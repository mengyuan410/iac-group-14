==> flow/design.v <==
module mul16(
    input clk,
    input logic[15:0] a,
    input logic[15:0] b,
    output logic[31:0] r
);
    logic [15:0] aLow_bLow, aHigh_bLow, aLow_bHigh, aHigh_bHigh;
    logic [16:0] aHbL_add;
    logic [31:0] temp_r, temp1, temp2;
    assign aHbL_add=aHigh_bLow + aLow_bHigh;
    always @(*) begin
        temp_r = { 16'h0000, aLow_bLow } + {7'b0000000,aHbL_add,8'h00} + {aHigh_bHigh,16'h0000};
    end
    mul8 mul1(.clk(clk), .a(a[7:0]), .b(b[7:0]), .r(aLow_bLow));
    mul8 mul2(.clk(clk), .a(a[15:8]), .b(b[7:0]), .r(aHigh_bLow));
    mul8 mul3(.clk(clk), .a(a[7:0]), .b(b[15:8]), .r(aLow_bHigh));
    mul8 mul4(.clk(clk), .a(a[15:8]), .b(b[15:8]), .r(aHigh_bHigh));
    always_ff  @(posedge clk) begin
        r <= temp_r;
    end
endmodule
module mul8(
    input clk,
    input logic[7:0] a,
    input logic[7:0] b,
    output logic[15:0] r
);
    logic[15:0] r_temp;
    always @(*) begin
        r_temp = a*b;
    end
    always_ff  @(posedge clk) begin
        r <= r_temp;
    end
endmodule
=== Step by step through the tools: mul16 ===
Tool output for the design above, in the order of the flow.
Lines are those of the file above, counted from 1.
Cell names lack the library's common part.
The mark -- stands for no value.

* Design top: mul16
* Clock port: clk
* Standard-cell library: sky130hd
* Corner: tt_025C_1v80

=== After elaboration ===
Counts by Yosys on the flattened word-level netlist (proc, flatten, opt, wreduce; memories kept). Register bits leave out memories and registers merged into their read ports (data or address); mux counts leave out enables and synchronous resets folded into registers. Print and check cells are left out. Cells with the same type and inputs are merged into one.

* Flip-flop bits (word level): 96
* Bits in latches: 0
* Bits in writable memories: 0
* Bits in read-only memories: 0
* Word width x clocked read ports: 0
* Memory cells: 0
* Output and inout bits: 32

* $add $sub $neg: 3
* Multipliers: 4
* Div/mod/pow operators: 0
* Magnitude comparators: 0
* Equal/unequal tests: 0
* Shift-type cells: 0
* Muxes and demuxes: 0
* Bitwise logic cells: 0
* Reductions and logical operators: 0

{| class="wikitable"
|+ Operator list
! operator !! number
|-
| multiplier 8 x 8 -> 16 bit || 4
|-
| adder 26 x 32 -> 32 bit || 1
|-
| adder 16 x 25 -> 26 bit || 1
|-
| adder 16 x 16 -> 17 bit || 1
|}

=== Depth ===
Yosys ltp: most cells in a row. Word level: on the elaborated netlist, between registers, memories and ports. Mapped: between sequential cells and ports; inverters and the memories' decode and read muxes count.

* Word-level depth: 3
* ABC_AREA: 1
* Depth in mapped cells: 21
* Gate-level depth less buffers: 21

=== Synthesis result ===
Source: synth_stat.txt of the flow (Yosys; design flattened, memories mapped). It holds for the ABC_AREA given above (unset counts as 0); a run with the other value may have another netlist.

* Standard cells after synthesis: 1906
* Chip area (Yosys): 13280.2 um^2
* Flip-flops: 96
* Buffers: 64

{| class="wikitable"
|+ Cells by type
! type !! number !! area in all (um^2)
|-
| fa_1 || 146 || 2.92E+03
|-
| ha_1 || 177 || 2.21E+03
|-
| nand2_1 || 571 || 2.14E+03
|-
| inv_1 || 536 || 2011.93
|-
| dfxtp_1 || 96 || 1.92E+03
|-
| xor2_1 || 38 || 332.819
|-
| nand3_1 || 59 || 295.283
|-
| a21oi_1 || 54 || 270.259
|-
| clkbuf_1 || 64 || 240.23
|-
| nor2_1 || 58 || 217.709
|-
| nand4_1 || 17 || 106.352
|-
| xnor2_1 || 11 || 96.342
|-
| o21ai_0 || 18 || 90.086
|-
| nor3_1 || 14 || 70.067
|-
| o21ai_2 || 7 || 61.309
|-
| a21o_1 || 7 || 52.55
|-
| nand2_2 || 7 || 43.792
|-
| a31oi_1 || 5 || 31.28
|}

Other cell types: 11; their cells: 21.

=== Path before layout ===
OpenSTA on the mapped netlist: ideal clock, no wires. The path of least setup slack (recovery checks aside). Input and output delay are each 20% of the period. Register names are those of the netlist, which keeps one name where synthesis merged equal registers.

* Kind: input-to-reg
* Start: input port b[7]
* End: register mul2.r[14]
* Period: 7050 ps
* Input delay: 1410 ps
* Launch time at the first pin: 1410 ps
* Arrival time: 5176 ps
* Data required time: 6938 ps
* Slack: 1762 ps
* Delay of the path: 3878 ps
* Stages on the path: 19
* Synthesis period reached: 5288 ps

"delay of the path" = arrival - input delay + setup time.
"stages on the path": output pins that drive a net of the path, with the launching flip-flop's if there is one; two outputs of one cell count as two.
"synthesis period reached" = period - worst setup slack (recovery checks aside). The figure is calculated, with input and output delays left at 20% of the set period.
The rows between start and end are the longest chain of elaborated cells between them; the timing report does not say that the signal goes this way. Where chains are equally long, one stands for them.
Each line given opens the expression or statement behind the cell; cells for indexed reads and writes are added by Yosys, which also makes memories of some case tables.

* Cells stage by stage: clkbuf_1 -> clkbuf_1 -> nand2_1 -> fa_1 -> fa_1 -> inv_1 -> fa_1 -> inv_1 -> fa_1 -> inv_1 -> ha_1 -> a21oi_1 -> nor2_1 -> nor2_1 -> nand2_1 -> nand2_1 -> nand2_1 -> nand2_1 -> nand2_1
* Length of the longest elaborated chain: 1
* Elaborated cells on any way between the ends: 1
* Source lines of those cells: 1

{| class="wikitable"
|+ Ends and longest elaborated chain, after synthesis
! what !! line !! source
|-
| start: declaration || 4 || <nowiki>input logic[15:0] b,</nowiki>
|-
| multiplier 8 x 8 -> 16 bit || 30 || <nowiki>r_temp = a*b;</nowiki>
|-
| end: assignment || 33 || <nowiki>r <= r_temp;</nowiki>
|-
| end: declaration || 26 || <nowiki>output logic[15:0] r</nowiki>
|}

=== Worst path after layout ===
Path of least setup slack in the final report of record 1 (OpenROAD, finished layout, wires in). Where an end is a register, its clock arrival counts in the times.
The report prints the path's times to 10 ps; the period is as set.

* Kind: input-to-reg
* Start: input port a[9]
* End: register mul2.r[9]
* Period: 5000 ps
* Input delay: 1000 ps
* Launch time at the first pin: 1000 ps
* Arrival time: 4610 ps
* Data required time: 5260 ps
* Slack: 650 ps
* Stages on the path: 16

The rows between start and end are the longest chain of elaborated cells between them; the timing report does not say that the signal goes this way. Where chains are equally long, one stands for them.

* Cells stage by stage: buf_8 -> buf_12 -> nand2_1 -> inv_1 -> fa_1 -> fa_1 -> inv_1 -> fa_1 -> fa_1 -> inv_1 -> ha_2 -> nand2_1 -> o21ai_4 -> nand2_1 -> nand2_1 -> xor2_1
* Length of the longest elaborated chain: 1
* Elaborated cells on any way between the ends: 1
* Source lines of those cells: 1

{| class="wikitable"
|+ Ends and longest elaborated chain, after layout
! what !! line !! source
|-
| start: declaration || 3 || <nowiki>input logic[15:0] a,</nowiki>
|-
| multiplier 8 x 8 -> 16 bit || 30 || <nowiki>r_temp = a*b;</nowiki>
|-
| end: assignment || 33 || <nowiki>r <= r_temp;</nowiki>
|-
| end: declaration || 26 || <nowiki>output logic[15:0] r</nowiki>
|}

Memo
Re: implementation data of mul16

Below are 2 stored runs of the flow (Yosys, OpenROAD; platform sky130hd) on mul16, each with its settings and what was measured, unordered. Constraints: input delay and output delay 20% of the set period each, output load 0.01 pF.
"period reached" = clock period - worst setup slack. The figure is calculated, with input and output delays left at 20% of the set period.
"power consumption" rests on the timing tool's default activity at the inputs, not on a simulated workload.

=== Record 1 ===
{| class="wikitable"
! Setting !! Value
|-
| period_ns || 5.0
|-
| CORE_UTILIZATION || 27
|-
| SETUP_SLACK_MARGIN || 0.53
|-
| PLACE_DENSITY_LB_ADDON || 0.29
|-
| CORE_MARGIN || 7
|-
| CELL_PAD_IN_SITES_GLOBAL_PLACEMENT || 2
|-
| TNS_END_PERCENT || 65
|-
| ABC_AREA || 1
|-
| GPL_TIMING_DRIVEN || 0
|-
| GPL_ROUTABILITY_DRIVEN || 0
|-
| CTS_CLUSTER_SIZE || 73
|-
| SLEW_MARGIN || 10
|-
| MIN_ROUTING_LAYER || met2
|-
| CAP_MARGIN || 20
|-
! Result !! Value
|-
| Synthesis area || 13280.2 um^2
|-
| Power consumption || 9.275 mW
|-
| Worst hold slack in the final report || 328 ps
|-
| Standard-cell area after layout || 16025.4 um^2
|-
| Total die area || 55592.2 um^2
|-
| Period reached || 4350 ps
|-
| Worst setup slack after layout || 650 ps
|}

=== Record 2 ===
{| class="wikitable"
! Setting !! Value
|-
| period_ns || 5.79
|-
| CORE_UTILIZATION || 62
|-
| PLACE_DENSITY || 0.74
|-
| CORE_MARGIN || 8
|-
| ABC_AREA || 1
|-
| CAP_MARGIN || 20
|-
| SLEW_MARGIN || 20
|-
! Result !! Value
|-
| Synthesis area || 13280.2 um^2
|-
| Power consumption || 7.326 mW
|-
| Worst hold slack in the final report || 331 ps
|-
| Standard-cell area after layout || 14614.0 um^2
|-
| Total die area || 26359.1 um^2
|-
| Period reached || 5184 ps
|-
| Worst setup slack after layout || 606 ps
|}
